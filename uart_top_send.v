==> flow/design.v <==
`timescale 1ns / 1ps
module uart_top_send #(
    parameter   NBYTES        = 8,
    parameter   CLK_FREQ      = 125_000_000,
    parameter   BAUD_RATE     = 115_200
  )  
  (
    input   wire   iClk, iRst,
    input   wire   iRx,
    output  wire   oTx
  );
  reg [(NBYTES*8)-1:0] rBuffer;
  localparam s_IDLE         = 3'b000;
  localparam s_WAIT_RX      = 3'b001;
  localparam s_TX           = 3'b010;
  localparam s_WAIT_TX      = 3'b011;
  localparam s_DONE         = 3'b100;
  reg [2:0]   rFSM;  
  reg         rTxStart;
  reg [7:0]   rTxByte;
  wire        wTxBusy;
  wire        wTxDone;
  uart_tx #(  .CLK_FREQ(CLK_FREQ), .BAUD_RATE(BAUD_RATE) )
  UART_TX_INST
    (.iClk(iClk),
     .iRst(iRst),
     .iTxStart(rTxStart),
     .iTxByte(rTxByte),
     .oTxSerial(oTx),
     .oTxBusy(wTxBusy),
     .oTxDone(wTxDone)
     );
  reg [$clog2(NBYTES):0] rCnt;
  always @(posedge iClk)
  begin
  if (iRst == 1 ) 
    begin
      rFSM <= s_IDLE;
      rTxStart <= 0;
      rCnt <= 0;
      rTxByte <= 0;
      rBuffer <= 0;
    end 
  else 
    begin
      case (rFSM)
        s_IDLE :
          begin
            rFSM <= s_WAIT_RX;
          end
        s_WAIT_RX :
          begin
            rBuffer <= 256'h12121212_34343434_56565656_78787878_efefefef_cdcdcdcd_abababab_90909090;      
            rFSM <= s_TX; 
          end
        s_TX :
          begin
            if ( (rCnt < NBYTES) && (wTxBusy ==0) ) 
              begin
                rFSM <= s_WAIT_TX;
                rTxStart <= 1; 
                rTxByte <= rBuffer[NBYTES*8-1:NBYTES*8-8];             
                rBuffer <= {rBuffer[NBYTES*8-9:0] , 8'b0000_0000};     
                rCnt <= rCnt + 1;
              end 
            else 
              begin
                rFSM <= s_DONE;
                rTxStart <= 0;
                rTxByte <= 0;
                rCnt <= 0;
              end
            end 
            s_WAIT_TX :
              begin
                if (wTxDone) begin
                  rFSM <= s_TX;
                end else begin
                  rFSM <= s_WAIT_TX;
                  rTxStart <= 0;                   
                end
              end 
            s_DONE :
              begin
                rFSM <= s_DONE;
              end 
            default :
              rFSM <= s_IDLE;
          endcase
      end
    end       
endmodule
`timescale 1ns / 1ps
module uart_tx #(
    parameter   CLK_FREQ      = 125_000_000,
    parameter   BAUD_RATE     = 115_200,
    parameter   CLKS_PER_BIT  = CLK_FREQ / BAUD_RATE
  )
  (
   input wire       iClk, iRst,
   input wire       iTxStart,
   input wire [7:0] iTxByte, 
   output wire      oTxSerial,
   output wire      oTxBusy,
   output wire      oTxDone
   );
  localparam sIDLE         = 3'b000;
  localparam sTX_START     = 3'b001;
  localparam sTX_DATA      = 3'b010;
  localparam sTX_STOP      = 3'b011;
  localparam sDONE         = 3'b100;
  reg [2:0] rFSM_Current, wFSM_Next; 
  reg [$clog2(CLKS_PER_BIT):0]   rCnt_Current, wCnt_Next;
  reg [2:0] rBit_Current, wBit_Next;
  reg [7:0] rTxData_Current, wTxData_Next;
  always @(posedge iClk)
  begin
    if (iRst==1)
      begin
        rFSM_Current <= sIDLE;
        rCnt_Current <= 0;
        rBit_Current <= 0;
        rTxData_Current <= 0;
      end
    else
      begin
        rFSM_Current <= wFSM_Next;
        rCnt_Current <= wCnt_Next;
        rBit_Current <= wBit_Next;
        rTxData_Current <= wTxData_Next;
      end
  end
  always @(*)
    begin
      case (rFSM_Current)
        sIDLE :
          begin
            wCnt_Next = 0;
            wBit_Next = 0;
            if (iTxStart == 1)
              begin
                wFSM_Next = sTX_START;
                wTxData_Next = iTxByte;    
              end
            else
             begin    
                wFSM_Next = sIDLE;
                wTxData_Next = rTxData_Current;
             end
          end 
        sTX_START :
            begin
              wTxData_Next = rTxData_Current;
              wBit_Next = 0;
              if (rCnt_Current < (CLKS_PER_BIT - 1) )
                begin
                  wFSM_Next = sTX_START;
                  wCnt_Next = rCnt_Current + 1;
                end
              else
                begin
                  wFSM_Next = sTX_DATA;
                  wCnt_Next = 0;
                end
            end 
          sTX_DATA :
            begin
              if (rCnt_Current < (CLKS_PER_BIT - 1) )
                begin
                  wFSM_Next = sTX_DATA;
                  wCnt_Next = rCnt_Current + 1;
                  wTxData_Next = rTxData_Current;
                  wBit_Next = rBit_Current;
                end
              else
                begin
                  wCnt_Next = 0;
                  if (rBit_Current != 7)
                    begin
                      wFSM_Next = sTX_DATA;
                      wBit_Next = rBit_Current + 1;
                      wTxData_Next = { 1'b0, rTxData_Current[7:1] };  
                    end
                  else
                    begin
                      wFSM_Next = sTX_STOP;
                      wBit_Next = 0;
                      wTxData_Next = rTxData_Current;
                    end
                end
            end  
          sTX_STOP :
            begin
              wTxData_Next = rTxData_Current;
              wBit_Next = 0;
              if (rCnt_Current < (CLKS_PER_BIT - 1) )
                begin
                  wFSM_Next = sTX_STOP;
                  wCnt_Next = rCnt_Current + 1;
                end
              else
                begin
                  wFSM_Next = sDONE;
                  wCnt_Next = 0;
                end
            end 
          sDONE :
            begin
              wTxData_Next = rTxData_Current;
              wBit_Next = 0;
              wCnt_Next = 0;
              wFSM_Next = sIDLE;
            end
          default :
            begin
              wFSM_Next = sIDLE;
              wCnt_Next = 0;
              wBit_Next = 0;
              wTxData_Next = 0;
            end 
        endcase
    end
  reg rTxSerial;
  always @(*)
  begin
    if (rFSM_Current == sTX_START)
      rTxSerial = 0;
    else if (rFSM_Current == sTX_DATA)
      rTxSerial = rTxData_Current[0];
    else
      rTxSerial = 1;
  end
  assign oTxSerial = rTxSerial;
  assign oTxBusy = ( (rFSM_Current == sIDLE) || (rFSM_Current == sDONE) ) ? 0 : 1;
  assign oTxDone = (rFSM_Current == sDONE) ? 1 : 0;
endmodule
From RTL to reports: uart_top_send
What the tools print for uart_top_send, step after step.
Lines are those of the file above, counted from 1.
Operators: Yosys type, input widths -> output width; for muxes data width and select width s.
Cell names lack the library's common part.
A cell with n/a has no value.

set-up
  top = uart_top_send
  clock = iClk
  cell library = sky130hd
  timing corner = tt_025C_1v80

Word-level counts
Counts by Yosys on the flattened word-level netlist (proc, flatten, opt, wreduce; memories kept). Register bits leave out memories and registers merged into their read ports (data or address). Print and check cells are left out. Cells with the same type and inputs are merged into one.

storage and ports
  bits of input ports = 3
  elaborated cells = 71
  output and inout bits = 1
  register bits after elaboration = 106

operators by class
  order comparisons = 2
  mux-type cells = 25
  reduce/logical cells = 13
  bitwise gates (word level) = 5
  equal/unequal tests = 14
  $add $sub $neg = 3

operators by type and width
  operator               count
  $pmux 64 s2            1
  $mux 64                1
  $mux 8                 4
  $pmux 8 s3             1
  $pmux 3 s5             1
  $add 12x1->12 const B  1
  $lt 12x11->1 const B   1
  $eq 3x2->1 const B     4
  $pmux 3 s4             1
  $mux 3                 4
  $reduce_or 3->1        3
  $mux 1                 9
  $ne 2x2->1 const B     4
  $eq 3x1->1 const B     2
  $eq 3x3->1 const B     2
  $logic_not 3->1        2
  $not 1->1              5
  $reduce_and 2->1       2
  $reduce_bool 2->1      2
  $add 4x1->4 const B    1
  $lt 4x4->1 const B     1
  $reduce_and 4->1       1
  $mux 4                 1
  $add 3x1->3 const B    1
  $ne 3x3->1 const B     1
  $ne 2x1->1 const B     1
  $reduce_or 2->1        1
  $pmux 1 s2             1

Other operator kinds: 3; their cells: 3.

Logic depth
Depth = most cells in a row (Yosys ltp): at word level without a register or memory, in the mapped netlist without a sequential cell, where the memories' decode and read muxes count.

depth
  word-level depth = 7
  ABC_AREA = 0
  mapped depth = 7
  mapped depth without buffers = 6

Netlist
Source: synth_stat.txt of the flow (Yosys; design flattened, memories mapped). It holds for the ABC_AREA given above (unset counts as 0); a run with the other value may have another netlist.

synthesis totals
  mapped area = 2138.3 um^2
  buffers = 12
  flip-flops = 52
  standard cells after synthesis = 245

cell types
  cell      count  total area (um^2)
  dfxtp_1   52     1.04E+03
  a21oi_1   22     110.106
  nand2_1   28     105.101
  nor2_1    26     97.594
  nor3_1    17     85.082
  nand3_1   15     75.072
  ha_1      4      50.048
  o21a_1    6      45.043
  mux2i_1   4      40.038
  a22oi_1   5      37.536
  or3_2     5      37.536
  xnor2_1   4      35.034
  xor2_1    4      35.034
  clkbuf_1  7      26.275
  o21ai_1   5      25.024
  buf_6     2      22.522
  inv_1     6      22.522
  nor4_4    1      21.27

Other cell types: 26; their cells: 32.
By module: a second synthesis without flattening, with its own total; a netlist apart from the flattened one above.

unflattened totals
  cells (unflattened synthesis) = 246
  area (unflattened synthesis) = 2217.1 um^2

Rows give one instance, submodules left out.

modules
  module         cells  area (um^2)  sequential area (um^2)  instances
  uart_tx        143    1311.3       560.5                   1
  uart_top_send  103    905.9        480.5                   1

Worst setup path after synthesis
Source: OpenSTA report_checks on the synthesized netlist (no wires, ideal clock, input and output delay 20% of the period each), path of least setup slack; recovery checks are left aside. Register names are those of the netlist, which keeps one name where synthesis merged equal registers.

timing after synthesis
  path kind = register -> register
  start point = register UART_TX_INST.rBit_Current[0]
  end point = register UART_TX_INST.rTxData_Current[0]
  library setup time = 0.070 ns
  data required time = 2.060 ns
  path delay = 1.838 ns
  stages = 7
  period = 2.13 ns
  path slack = 0.291 ns
  arrival time = 1.768 ns
  period reached after synthesis = 1.839 ns

"path delay" is the arrival time less input delay plus setup time.
"stages": output pins that drive a net of the path, with the launching flip-flop's if there is one; two outputs of one cell count as two.
"period reached after synthesis" = period - worst setup slack (recovery checks aside). The figure is calculated, with input and output delays left at 20% of the set period.
Between the ends stands the longest chain of elaborated cells between them, by number of cells; it is not shown to be the way that was timed. Of several equally long chains one is given.
A line is the first line of the expression or statement that the cell stems from. Yosys adds cells for indexed reads and writes and turns some case tables into memories.

on the way, after synthesis
  cells stage by stage = dfxtp_1 -> ha_1 -> ha_1 -> o21ba_2 -> o2111ai_1 -> or3_2 -> a21oi_1
  cells in the longest elaborated chain = 4
  elaborated cells between the ends (all ways) = 6
  source lines of those cells = 3

ends and longest elaborated chain, after synthesis
  item           RTL line  RTL
  from (decl)    114       reg [2:0] rBit_Current, wBit_Next;
  from (assign)  122       rBit_Current <= 0;
  from (assign)  129       rBit_Current <= wBit_Next;
  $ne 3x3->1     178       if (rBit_Current != 7)
  $mux 8         178
  $mux 8         168       if (rCnt_Current < (CLKS_PER_BIT - 1) )
  $pmux 8 s3     135       case (rFSM_Current)
  to (assign)    123       rTxData_Current <= 0;
  to (assign)    130       rTxData_Current <= wTxData_Next;
  to (decl)      115       reg [7:0] rTxData_Current, wTxData_Next;

Path in the finished layout
Path of least setup slack in the final report of flow run B (OpenROAD, finished layout, wires in). Where an end is a register, its clock arrival counts in the times.

timing post-layout
  path kind = register -> register
  start point = register UART_TX_INST.rBit_Current[0]
  end point = register UART_TX_INST.rTxData_Current[7]
  period = 1.4 ns
  library setup time = 0.09 ns
  stages = 8
  path slack = -0.27 ns
  data required time = 1.60 ns
  arrival time = 1.87 ns

Between the ends stands the longest chain of elaborated cells between them, by number of cells; it is not shown to be the way that was timed. Of several equally long chains one is given.

on the way, post-layout
  cells stage by stage = dfxtp_2 -> ha_4 -> ha_4 -> o21ba_4 -> o2111ai_4 -> buf_6 -> o21a_1 -> o21a_1
  cells in the longest elaborated chain = 4
  elaborated cells between the ends (all ways) = 6
  source lines of those cells = 3

ends and longest elaborated chain, post-layout
  item           RTL line  RTL
  from (decl)    114       reg [2:0] rBit_Current, wBit_Next;
  from (assign)  122       rBit_Current <= 0;
  from (assign)  129       rBit_Current <= wBit_Next;
  $ne 3x3->1     178       if (rBit_Current != 7)
  $mux 8         178
  $mux 8         168       if (rCnt_Current < (CLKS_PER_BIT - 1) )
  $pmux 8 s3     135       case (rFSM_Current)
  to (assign)    123       rTxData_Current <= 0;
  to (assign)    130       rTxData_Current <= wTxData_Next;
  to (decl)      115       reg [7:0] rTxData_Current, wTxData_Next;

Add stored flow runs of uart_top_send

2 stored runs of uart_top_send in the flow (synthesis by Yosys, layout by OpenROAD, sky130hd cells), in arbitrary order. Constraints: input delay and output delay 20% of the set period each, output load 0.01 pF.
"achieved clock period (ns)" = clock period - worst setup slack. The figure is calculated, with input and output delays left at 20% of the set period.

settings of flow run A
{
  "period_ns": 2.84,
  "CORE_UTILIZATION": 51,
  "SETUP_SLACK_MARGIN": 0.79,
  "PLACE_DENSITY": 0.57,
  "CORE_ASPECT_RATIO": 0.58,
  "CELL_PAD_IN_SITES_GLOBAL_PLACEMENT": 3,
  "CELL_PAD_IN_SITES_DETAIL_PLACEMENT": 0,
  "GPL_TIMING_DRIVEN": 0,
  "GPL_ROUTABILITY_DRIVEN": 1,
  "CTS_CLUSTER_DIAMETER": 84,
  "CAP_MARGIN": 40,
  "CORE_MARGIN": 2,
  "SLEW_MARGIN": 20
}
report of flow run A: did not finish, place, GPL-0301

settings of flow run B
{
  "period_ns": 1.4,
  "CAP_MARGIN": 20,
  "CORE_MARGIN": 2,
  "CORE_UTILIZATION": 40,
  "SLEW_MARGIN": 20
}
report of flow run B
yosys chip area after synthesis (um^2): 2138.3
finish__design__die__area: 5946.7
finish__design__instance__area__stdcell: 2780.2
finish__design__instance__utilization: 0.5409
finish__timing__setup__ws: -0.272
finish__timing__setup__tns: -4.591
achieved clock period (ns): 1.672
